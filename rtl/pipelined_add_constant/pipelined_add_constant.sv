==> flow/design.v <==
module A#(parameter int W = 32)
(
     input                                   clk
   , input                                   rst
   , input          [W-1:0]                 a_init
   , input          [W-1:0]                 i
   , input                                  init
   , output logic   [W-1:0]                  y_w
);
  typedef logic [W-1:0]                      w_t;
  w_t A_r, A_w, I_r;
  always_comb
    begin
      A_w                 = A_r + w_t'(I_r);
      y_w                 = A_w;
    end
  always_ff @(posedge clk)
    if (init)
      I_r <= i;
  always_ff @(posedge clk)
    if (rst)
      A_r <= '0;
    else
      A_r <= init ? a_init : A_w;
endmodule  
module B #(parameter int W = 32) (
     input                                   clk
   , input                                   rst
   , input          [W-1:0]                 a_init
   , input          [W-1:0]                 i
   , input                                  init
   , output logic   [W-1:0]                  y_r
);
  typedef logic [W-1:0]                      w_t;
  logic                                      fwd_r;
  logic                                      fwd_w;
  w_t                                        adder__a;
  w_t                                        adder__b;
  w_t I_r;
  w_t A_r, A_w;
  always_comb
    begin
      fwd_w = '1;
      adder__a = fwd_r ? y_r : A_r;
      adder__b = I_r;
    end
  always_ff @(posedge clk)
    if (init)
      I_r <= i;
  always_ff @(posedge clk)
    if (rst)
      A_r <= '0;
    else
      A_r <= init ? a_init : A_w;
  always_ff @(posedge clk)
    if (rst)
      fwd_r <= '0;
    else
      fwd_r <= fwd_w;
  two_cycle_adder #(.W(W)) u_adder (.clk(clk),
                                    .cin(1'b0),
                                    .a(adder__a),
                                    .b(adder__b),
                                    .cout(),
                                    .y(y_r));
endmodule  
module pipelined_add_constant #(parameter int W = 32)
(
     input                                   clk
   , input                                   rst
   , output logic                            fail
);
  typedef logic [W-1:0] w_t;
  localparam w_t INIT = '0;
  localparam w_t INCR = 'd2;
  w_t                        A_y_w;
  w_t                        A_y_r;
  w_t                        B_y_r;
  logic                      valid_r;
  logic                      init_r;
  always_comb
    fail = (A_y_r != B_y_r);
  always_ff @(posedge clk)
    if (rst)
      valid_r <= '0;
    else
      valid_r <= '1;
  always_ff @(posedge clk)
    if (rst)
      A_y_r <= '0;
    else
      A_y_r <= A_y_w;
  always_ff @(posedge clk)
    if (rst)
      init_r <= '1;
    else
      init_r <= '0;
  A #(.W(W)) u_A (.clk(clk), .rst(rst), .a_init(INIT), .i(INCR), .init(init_r), .y_w(A_y_w));
  B #(.W(W)) u_B (.clk(clk), .rst(rst), .a_init(INIT), .i(INCR), .init(init_r), .y_r(B_y_r));
endmodule
module two_cycle_adder #(parameter int W = 32) (
     input                                   clk
   , input                                   cin
   , input [W-1:0]                           a
   , input [W-1:0]                           b
   , output logic                            cout
   , output logic [W-1:0]                    y
);
  typedef logic [W-1:0] w_t;
  typedef struct        packed { logic cout; w_t w;} result_t;
  result_t result_0_w, result_0_r;
  always_comb
    begin
      result_0_w  = a + b + w_t'(cin);
      {cout, y} = result_0_r;
    end
  always_ff @(posedge clk) begin
    result_0_r <= result_0_w;
  end
endmodule  
---- Step by step through the tools: pipelined_add_constant ----
Tool output for the design above, in the order of the flow.
Lines are those of the file above, counted from 1.
Operators carry their Yosys type and port widths (W data, S select, Z words).
The mark -- stands for no value.
inputs
  top module .............................. pipelined_add_constant
  clock ................................... clk
  library ................................. sky130hd
  library corner .......................... tt_025C_1v80

---- Word level ----
Yosys after proc, flatten, opt, wreduce and memory -nomap, before mapping. Enables and synchronous resets that opt folds into registers are not counted as muxes. Memory bits, and registers merged into a memory's read port (data or address), are not among the register bits. Print and check cells are not counted. Equal cells are merged and count once.
bit counts
  output and inout bits ................... 1
  flip-flop bits (word level) ............. 130
  input port bits ......................... 2
  elaborated cells ........................ 13
operators by class
  multiplexer cells ....................... 3
  $add $sub $neg .......................... 2
  reduce/logical cells .................... 1
  equal/unequal tests ..................... 1
operators with widths
  kind                     count
  $add A32 B2 Y32 const B  2
  $ne A32 B32 Y1           1
  $mux W32                 1
  $reduce_or A2 Y1         1
  $mux W1                  2

---- Longest topological paths ----
Longest topological path by Yosys (ltp), each cell counted once; first at word level (registers and memories cut), then after technology mapping (sequential cells cut; the memories' decode and read muxes count).
logic depth
  depth after elaboration ................. 2
  ABC_AREA ................................ 0
  mapped depth ............................ 10
  mapped depth without buffers ............ 7

---- Netlist ----
The flow's flattened synthesis, as Yosys stat reports it; memories are mapped. The netlist is that of the ABC_AREA named above (0 if unset); the other value can give another one.
mapped netlist
  mapped flip-flops ....................... 95
  mapped area ............................. 4,065.1 µm²
  standard cells after synthesis .......... 449
  buffer cells ............................ 20
cells by type
  type                       count  area in all (µm²)
  sky130_fd_sc_hd__dfxtp_1   95     1.9E+03
  sky130_fd_sc_hd__xnor2_1   40     350.336
  sky130_fd_sc_hd__xor2_1    24     210.202
  sky130_fd_sc_hd__a21oi_1   36     180.173
  sky130_fd_sc_hd__nor2_1    44     165.158
  sky130_fd_sc_hd__nand4_1   23     143.888
  sky130_fd_sc_hd__or4_1     19     142.637
  sky130_fd_sc_hd__nand2_1   34     127.622
  sky130_fd_sc_hd__o31ai_1   16     120.115
  sky130_fd_sc_hd__nand3_1   19     95.091
  sky130_fd_sc_hd__and4_1    9      78.826
  sky130_fd_sc_hd__nor4_1    9      56.304
  sky130_fd_sc_hd__nor3_1    11     55.053
  sky130_fd_sc_hd__clkbuf_1  14     52.55
  sky130_fd_sc_hd__or3_1     8      50.048
  sky130_fd_sc_hd__and2_1    6      37.536
  sky130_fd_sc_hd__o21ai_0   7      35.034
  sky130_fd_sc_hd__inv_1     9      33.782
Not listed: further types 17, cells in them 26.
By module: a second synthesis without flattening, with its own total; a netlist apart from the flattened one above.
second synthesis, totals
  cells (unflattened synthesis) ........... 953
  area total of the unflattened synthesis .. 10,095.9 µm²
Each row is one instance without its submodules.
modules
  module                  cells  area (µm²)  times used
  A (W=32)                436    4,068.9     1
  B (W=32)                138    2,412.3     1
  two_cycle_adder (W=32)  266    2,384.8     1
  pipelined_add_constant  113    1,229.9     1

---- Worst setup path after synthesis ----
OpenSTA on the mapped netlist: ideal clock, no wires. The path of least setup slack (recovery checks aside). Input and output delay are each 20% of the period. Register names are those of the netlist, which keeps one name where synthesis merged equal registers.
timing post-synthesis
  path type ............................... flip-flop to flip-flop
  from .................................... register u_B.fwd_r
  to ...................................... register u_B.u_adder.result_0_r
  setup slack ............................. 931 ps
  required time ........................... 3,379 ps
  clock period ............................ 3,450 ps
  setup time .............................. 71 ps
  arrival time ............................ 2,448 ps
  time at the first pin ................... 0 ps
  path buffers ............................ 3
  stages on the path ...................... 10
  delay of the path ....................... 2,519 ps
  synthesis period reached ................ 2,519 ps
"delay of the path" = arrival - input delay + setup time.
"stages on the path" counts driving pins, that of a launching flip-flop among them; a cell with two outputs on the path counts twice.
"synthesis period reached" is the clock period less the worst setup slack; recovery checks do not enter. This is arithmetic on one report: input and output delays are still those of the set period (20% each).
An end named without its bit number is one bit of that signal or, where synthesis recoded a state register, one of its new flip-flops.
The rows between start and end are the longest chain of elaborated cells between them; the timing report does not say that the signal goes this way. Where chains are equally long, one stands for them.
Each line given opens the expression or statement behind the cell; cells for indexed reads and writes are added by Yosys, which also makes memories of some case tables.
on the way, post-synthesis
  cells stage by stage .................... sky130_fd_sc_hd__dfxtp_1 sky130_fd_sc_hd__buf_2 sky130_fd_sc_hd__clkbuf_1 sky130_fd_sc_hd__and2_1 sky130_fd_sc_hd__ha_1 sky130_fd_sc_hd__nand2_1 sky130_fd_sc_hd__or4_1 sky130_fd_sc_hd__clkbuf_1 sky130_fd_sc_hd__or4_1 sky130_fd_sc_hd__a21oi_1
  length of the longest elaborated chain .. 2
  elaborated cells on any way between the ends .. 2
  source lines of those cells ............. 2
  those cells by class .................... add/sub: 1; mux: 1
RTL lines, path post-synthesis
  item             RTL line  source
  from (decl)      35        logic                                      fwd_r;
  from (assign)    57        fwd_r <= '0;
  from (assign)    59        fwd_r <= fwd_w;
  $mux W32         44        adder__a = fwd_r ? y_r : A_r;
  $add A32 B2 Y32  114       result_0_w  = a + b + w_t'(cin);
  to (assign)      118       result_0_r <= result_0_w;
  to (decl)        111       result_t result_0_w, result_0_r;

---- Path in the finished layout ----
Path of least setup slack in the final report of run 1 (OpenROAD, finished layout, wires in). Where an end is a register, its clock arrival counts in the times.
The path's times are printed in steps of 10 ps; the period is the one set.
timing after layout
  path type ............................... flip-flop to output port
  from .................................... register u_B.u_adder.result_0_r
  to ...................................... output fail
  setup slack ............................. 150 ps
  arrival time ............................ 1,900 ps
  path buffers ............................ 1
  stages on the path ...................... 6
  time at the first pin ................... 360 ps
  clock period ............................ 2,560 ps
  required time ........................... 2,050 ps
An end named without its bit number is one bit of that signal or, where synthesis recoded a state register, one of its new flip-flops.
The rows between start and end are the longest chain of elaborated cells between them; the timing report does not say that the signal goes this way. Where chains are equally long, one stands for them.
on the way, after layout
  cells stage by stage .................... sky130_fd_sc_hd__dfxtp_2 sky130_fd_sc_hd__xnor2_1 sky130_fd_sc_hd__nand4_1 sky130_fd_sc_hd__nor4_2 sky130_fd_sc_hd__nand4_1 sky130_fd_sc_hd__dlygate4sd2_1
  length of the longest elaborated chain .. 1
  elaborated cells on any way between the ends .. 1
  source lines of those cells ............. 1
  those cells by class .................... eq/ne: 1
RTL lines, path after layout
  item            RTL line  source
  from (decl)     111       result_t result_0_w, result_0_r;
  from (assign)   118       result_0_r <= result_0_w;
  $ne A32 B32 Y1  82        fail = (A_y_r != B_y_r);
  to (decl)       71        , output logic                            fail

Measured data: module pipelined_add_constant, platform sky130hd, 2 stored runs of the flow under differing settings, order arbitrary. Input and output delays are each 20% of the period that was set; the output load is 0.01 pF.
"achieved clock period" means the clock period less the worst setup slack. The figure is calculated, with input and output delays left at 20% of the set period.
By "time used up by the worst setup path" is meant the share of the clock period that the worst setup path is allowed (20% is reserved at inputs, 20% at outputs), minus its slack. Clock arrival times at its registers enter into it.
"power" rests on the timing tool's default activity at the inputs, not on a simulated workload.
"time used up by the worst setup path" is known to 10 ps.

======== run 1 ========
==> flow/run.sh <==
#!/bin/bash
# the make line also repeats the synthesis and layout settings of config.mk as NAME=value (left out here)
make -C /OpenROAD-flow-scripts/flow DESIGN_CONFIG=/design/flow/config.mk WORK_HOME=/design/flow/orfs CLKGATE_MAP_FILE= finish
==> flow/config.mk <==
export PLATFORM = sky130hd
export DESIGN_NAME = pipelined_add_constant
export DESIGN_NICKNAME = pipelined_add_constant
export VERILOG_FILES = /design/flow/design.v
export SDC_FILE = /design/flow/constraint.sdc
export NUM_CORES = 4
export LEC_CHECK = 0
export CAP_MARGIN = 20
export CORE_MARGIN = 2
export CORE_UTILIZATION = 40
export SETUP_SLACK_MARGIN = 0.01
export SLEW_MARGIN = 20
==> flow/constraint.sdc <==
create_clock -name core_clock -period 2.56 [get_ports {clk}]
set_input_delay 0.5120 -clock core_clock [delete_from_list [all_inputs] [get_ports {clk}]]
set_output_delay 0.5120 -clock core_clock [all_outputs]
set_load 0.01 [all_outputs]

-------- measured, run 1 --------
  time used up by the worst setup path .... 1,900 ps
  worst path kind ......................... flip-flop to output port
  smallest hold slack ..................... 435 ps
  worst setup slack after layout .......... 146 ps
  achieved clock period ................... 2,414 ps
  power ................................... 2.511 mW
  cell area after synthesis ............... 4,065.1 µm²
  standard-cell area after layout ......... 4,435.5 µm²
  post-route setup TNS .................... 0 ps
  utilization in the final report ......... 45.2%
  die area ................................ 10,985.1 µm²

======== run 2 ========
==> flow/run.sh <==
#!/bin/bash
# the make line also repeats the synthesis and layout settings of config.mk as NAME=value (left out here)
make -C /OpenROAD-flow-scripts/flow DESIGN_CONFIG=/design/flow/config.mk WORK_HOME=/design/flow/orfs CLKGATE_MAP_FILE= finish
==> flow/config.mk <==
export PLATFORM = sky130hd
export DESIGN_NAME = pipelined_add_constant
export DESIGN_NICKNAME = pipelined_add_constant
export VERILOG_FILES = /design/flow/design.v
export SDC_FILE = /design/flow/constraint.sdc
export NUM_CORES = 4
export LEC_CHECK = 0
export CAP_MARGIN = 20
export CELL_PAD_IN_SITES_DETAIL_PLACEMENT = 2
export CORE_MARGIN = 8
export CORE_UTILIZATION = 38
export CTS_CLUSTER_DIAMETER = 119
export MIN_ROUTING_LAYER = met2
export PLACE_DENSITY = 0.85
export SETUP_SLACK_MARGIN = 0.06
export SLEW_MARGIN = 20
==> flow/constraint.sdc <==
create_clock -name core_clock -period 1.98 [get_ports {clk}]
set_input_delay 0.3960 -clock core_clock [delete_from_list [all_inputs] [get_ports {clk}]]
set_output_delay 0.3960 -clock core_clock [all_outputs]
set_load 0.01 [all_outputs]

-------- run 2 --------
  stopped before the end: routing reported DPL-0033
