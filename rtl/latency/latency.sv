==> flow/design.v <==
module latency #(parameter int W = 32)
(
     input                                   clk
   , input                                   rst
   , input                                   issue
   , input                                   clear
   , input                                   retire
   , output logic   [W-1:0]                  issue_cnt_r
   , output logic   [W-1:0]                  aggregate_cnt_r
);
  typedef logic [W-1:0]                 w_t;
  w_t                                   issue_cnt_r;
  w_t                                   issue_cnt_w;
  logic                                 issue_cnt_en;
  w_t                                   pending_cnt_r;
  w_t                                   pending_cnt_w;
  logic                                 pending_cnt_en;
  w_t                                   aggregate_cnt_r;
  w_t                                   aggregate_cnt_w;
  logic                                 aggregate_cnt_en;
  logic                                 in_flight;
  always_comb
    begin : cnt_PROC
      casez ({rst, clear, issue, retire})
        4'b1_?_?_?,
        4'b0_1_?_?: pending_cnt_w  = 'b0;
        4'b0_0_1_0: pending_cnt_w  = pending_cnt_r + 'b1;
        4'b0_0_0_1: pending_cnt_w  = pending_cnt_r - 'b1;
        default:    pending_cnt_w  = pending_cnt_r;
      endcase  
      pending_cnt_en  = (rst | clear | issue | retire);
      in_flight       = (|pending_cnt_w);
      casez ({rst, clear, issue})
        3'b1_?_?,
        3'b0_1_?: issue_cnt_w  = 'b0;
        3'b0_0_1: issue_cnt_w  = issue_cnt_r + 'b1;
        default:  issue_cnt_w  = issue_cnt_r;
      endcase  
      issue_cnt_en  = (rst | clear | issue);
      casez ({rst, clear})
        2'b1_?,
        2'b0_1:  aggregate_cnt_w  = 'b0;
        default: aggregate_cnt_w  = aggregate_cnt_r + pending_cnt_w;
      endcase  
      aggregate_cnt_en = (rst | clear | in_flight);
    end  
  always_ff @(posedge clk)
    if (issue_cnt_en)
      issue_cnt_r <= issue_cnt_w;
  always_ff @(posedge clk)
    if (aggregate_cnt_en)
      aggregate_cnt_r <= aggregate_cnt_w;
  always_ff @(posedge clk)
    if (pending_cnt_en)
      pending_cnt_r <= pending_cnt_w;
endmodule  
# Reports on latency
# What the tools print for latency, step after step.
# Line numbers count from 1 in the design file above.
# Library cell names are shortened.
# Not given: --
[inputs]
top_module = "latency"
clock_port = "clk"
library = "sky130hd"
corner = "tt_025C_1v80"

# Word level
# Counts by Yosys on the flattened word-level netlist (proc, flatten, opt, wreduce; memories kept). Register bits leave out memories and registers merged into their read ports (data or address). Print and check cells are left out. Cells with the same type and inputs are merged into one.
[bits]
rom_bits = 0
ramBits = 0
mem_count = 0
inputBits = 5
clocked_rd_ports_x_width = 0
regBits = 96
latch_bits = 0
out_inout_bits = 64
[classes]
div = 0
reduce_and_logical = 4
shift = 0
cmp = 0
add_sub_neg = 4
n_mux = 2
equal = 4
n_mul = 0
logic = 4
[ops]
columns = ["cell", "count"]
rows = [
  ["case mux 32 bit (select 3 bit)", 1],
  ["adder 32 x 1 -> 32 bit (second input constant)", 2],
  ["case mux 32 bit (select 2 bit)", 1],
  ["subtractor 32 x 1 -> 32 bit (second input constant)", 1],
  ["adder 32 bit", 1],
  ["OR reduction 32 bit", 1],
  ["OR 1 bit", 4],
  ["equality test 4 x 1 -> 1 bit (second input constant)", 1],
  ["equality test 4 x 2 -> 1 bit (second input constant)", 1],
  ["equality test 3 x 1 -> 1 bit (second input constant)", 1],
  ["equality test 2 x 1 -> 1 bit (second input constant)", 1],
  ["AND reduction 2 bit", 1],
  ["nonzero test 2 bit", 1],
  ["OR reduction 2 bit", 1],
]

# Logic depth
# Longest topological path by Yosys (ltp), each cell counted once; first at word level (registers and memories cut), then after technology mapping (sequential cells cut; the memories' decode and read muxes count).
[depth]
ltp_word = 5
abc_area = 0
mapped_depth = 25

# Synthesis result
# Source: synth_stat.txt of the flow (Yosys; design flattened, memories mapped). It holds for the ABC_AREA given above (unset counts as 0); a run with the other value may have another netlist.
[synth_totals]
yosys_area_um2 = 7492.2
ffs = 96
buf_cells = 48
stdcells = 828
[types]
columns = ["cell", "count", "area_total_um2"]
rows = [
  ["edfxtp_1", 96, 2.88E+03],
  ["ha_1", 33, 412.896],
  ["nor2_1", 108, 405.389],
  ["xor2_1", 42, 367.853],
  ["xnor2_1", 27, 236.477],
  ["nand2_1", 61, 228.97],
  ["nor3_1", 43, 215.206],
  ["mux2i_1", 17, 170.163],
  ["a21o_1", 21, 157.651],
  ["a21oi_1", 31, 155.149],
  ["nand3_1", 31, 155.149],
  ["or3_1", 22, 137.632],
  ["o21ai_0", 25, 125.12],
  ["and3_1", 19, 118.864],
  ["clkbuf_1", 30, 112.608],
  ["nand4_1", 18, 112.608],
  ["nor4_1", 18, 112.608],
  ["and2_1", 15, 93.84],
]
# Other cell types: 52; their cells: 171.

# Worst setup path after synthesis
# Path of least setup slack by OpenSTA after synthesis, without wires, with an ideal clock, recovery checks aside; 20% of the period is set as input and as output delay. Where synthesis merged equal registers, the netlist keeps one of their names.
[synth_path]
path_kind = "input to register"
start = "input port issue"
end = "register aggregate_cnt_r[31]"
required_time_ns = 12.634
input_delay_ns = 2.580
period_ns = 12.9
t_arrival_ns = 7.362
setup_slack_ns = 5.272
driving_pins = 23
setup_ns = 0.266
path_delay_ns = 5.048
synth_period_reached_ns = 7.628
# "path_delay_ns" is the arrival time less input delay plus setup time.
# "driving_pins": output pins that drive a net of the path, with the launching flip-flop's if there is one; two outputs of one cell count as two.
# "synth_period_reached_ns" is the clock period less the worst setup slack; recovery checks do not enter. This is arithmetic on one report: input and output delays are still those of the set period (20% each).
# Between the ends stands the longest chain of elaborated cells between them, by number of cells; it is not shown to be the way that was timed. Of several equally long chains one is given.
# A line is the first line of the expression or statement that the cell stems from. Yosys adds cells for indexed reads and writes and turns some case tables into memories.
# The path ends at the data pin of a flip-flop with enable; ways to the enable are not counted.
[synth_via]
path_cell_list = "buf_6 > or4b_1 > buf_2 > buf_2 > buf_2 > xnor2_1 > ha_1 > or4_1 > or3_1 > a21oi_1 > a2bb2o_1 > nor2_1 > nor3_1 > ha_1 > a21o_1 > a31o_2 > a32o_1 > a221o_1 > nor4_1 > o311a_1 > nor3_1 > xor2_1 > nor2_1"
elab_chain_cells = 3
cone_cells = 4
cone_lines = 2
classes_between = "1 x add/sub; 2 x eq/ne; 1 x mux"
[synth_rtl]
columns = ["element", "line", "source"]
rows = [
  ["start, declared", 5, ", input                                   issue"],
  ["equality test 4 x 1 -> 1 bit", 24, "casez ({rst, clear, issue, retire})"],
  ["case mux 32 bit (select 3 bit)", 24, ""],
  ["adder 32 bit", 43, "default: aggregate_cnt_w  = aggregate_cnt_r + pending_cnt_w;"],
  ["end, assigned", 52, "aggregate_cnt_r <= aggregate_cnt_w;"],
  ["end, declared", 9, ", output logic   [W-1:0]                  aggregate_cnt_r"],
]
# Some nets on the timed path still bear RTL names; the line given drives or declares the net.
[synth_nets]
columns = ["net", "line"]
rows = [
  ["pending_cnt_w[10]", 24],
]

# Design latency on sky130hd. What follows are 2 stored runs of the flow, each under its own settings; their order means nothing. The constraints put input and output delay at 20% of the set period each and load the outputs with 0.01 pF.

[[run]]
name = "entry A"
[run.settings]
period_ns = 4.83
CORE_UTILIZATION = 52
PLACE_DENSITY = 0.92
CORE_ASPECT_RATIO = 1.15
CELL_PAD_IN_SITES_GLOBAL_PLACEMENT = 0
CELL_PAD_IN_SITES_DETAIL_PLACEMENT = 2
TNS_END_PERCENT = 85
ABC_AREA = 0
GPL_ROUTABILITY_DRIVEN = 0
SLEW_MARGIN = 5
MAX_ROUTING_LAYER = "met4"
CAP_MARGIN = 20
CORE_MARGIN = 2
[run.results]
outcome = "incomplete, placement halted on DPL-0033"

[[run]]
name = "entry B"
[run.settings]
period_ns = 4.69
CORE_UTILIZATION = 70
SETUP_SLACK_MARGIN = 1.11
PLACE_DENSITY = 0.89
CELL_PAD_IN_SITES_GLOBAL_PLACEMENT = 0
ABC_AREA = 0
SLEW_MARGIN = 0
MIN_ROUTING_LAYER = "met2"
MAX_ROUTING_LAYER = "met4"
CAP_MARGIN = 20
CORE_MARGIN = 2
[run.results]
outcome = "incomplete, clock tree synthesis halted on DPL-0033"
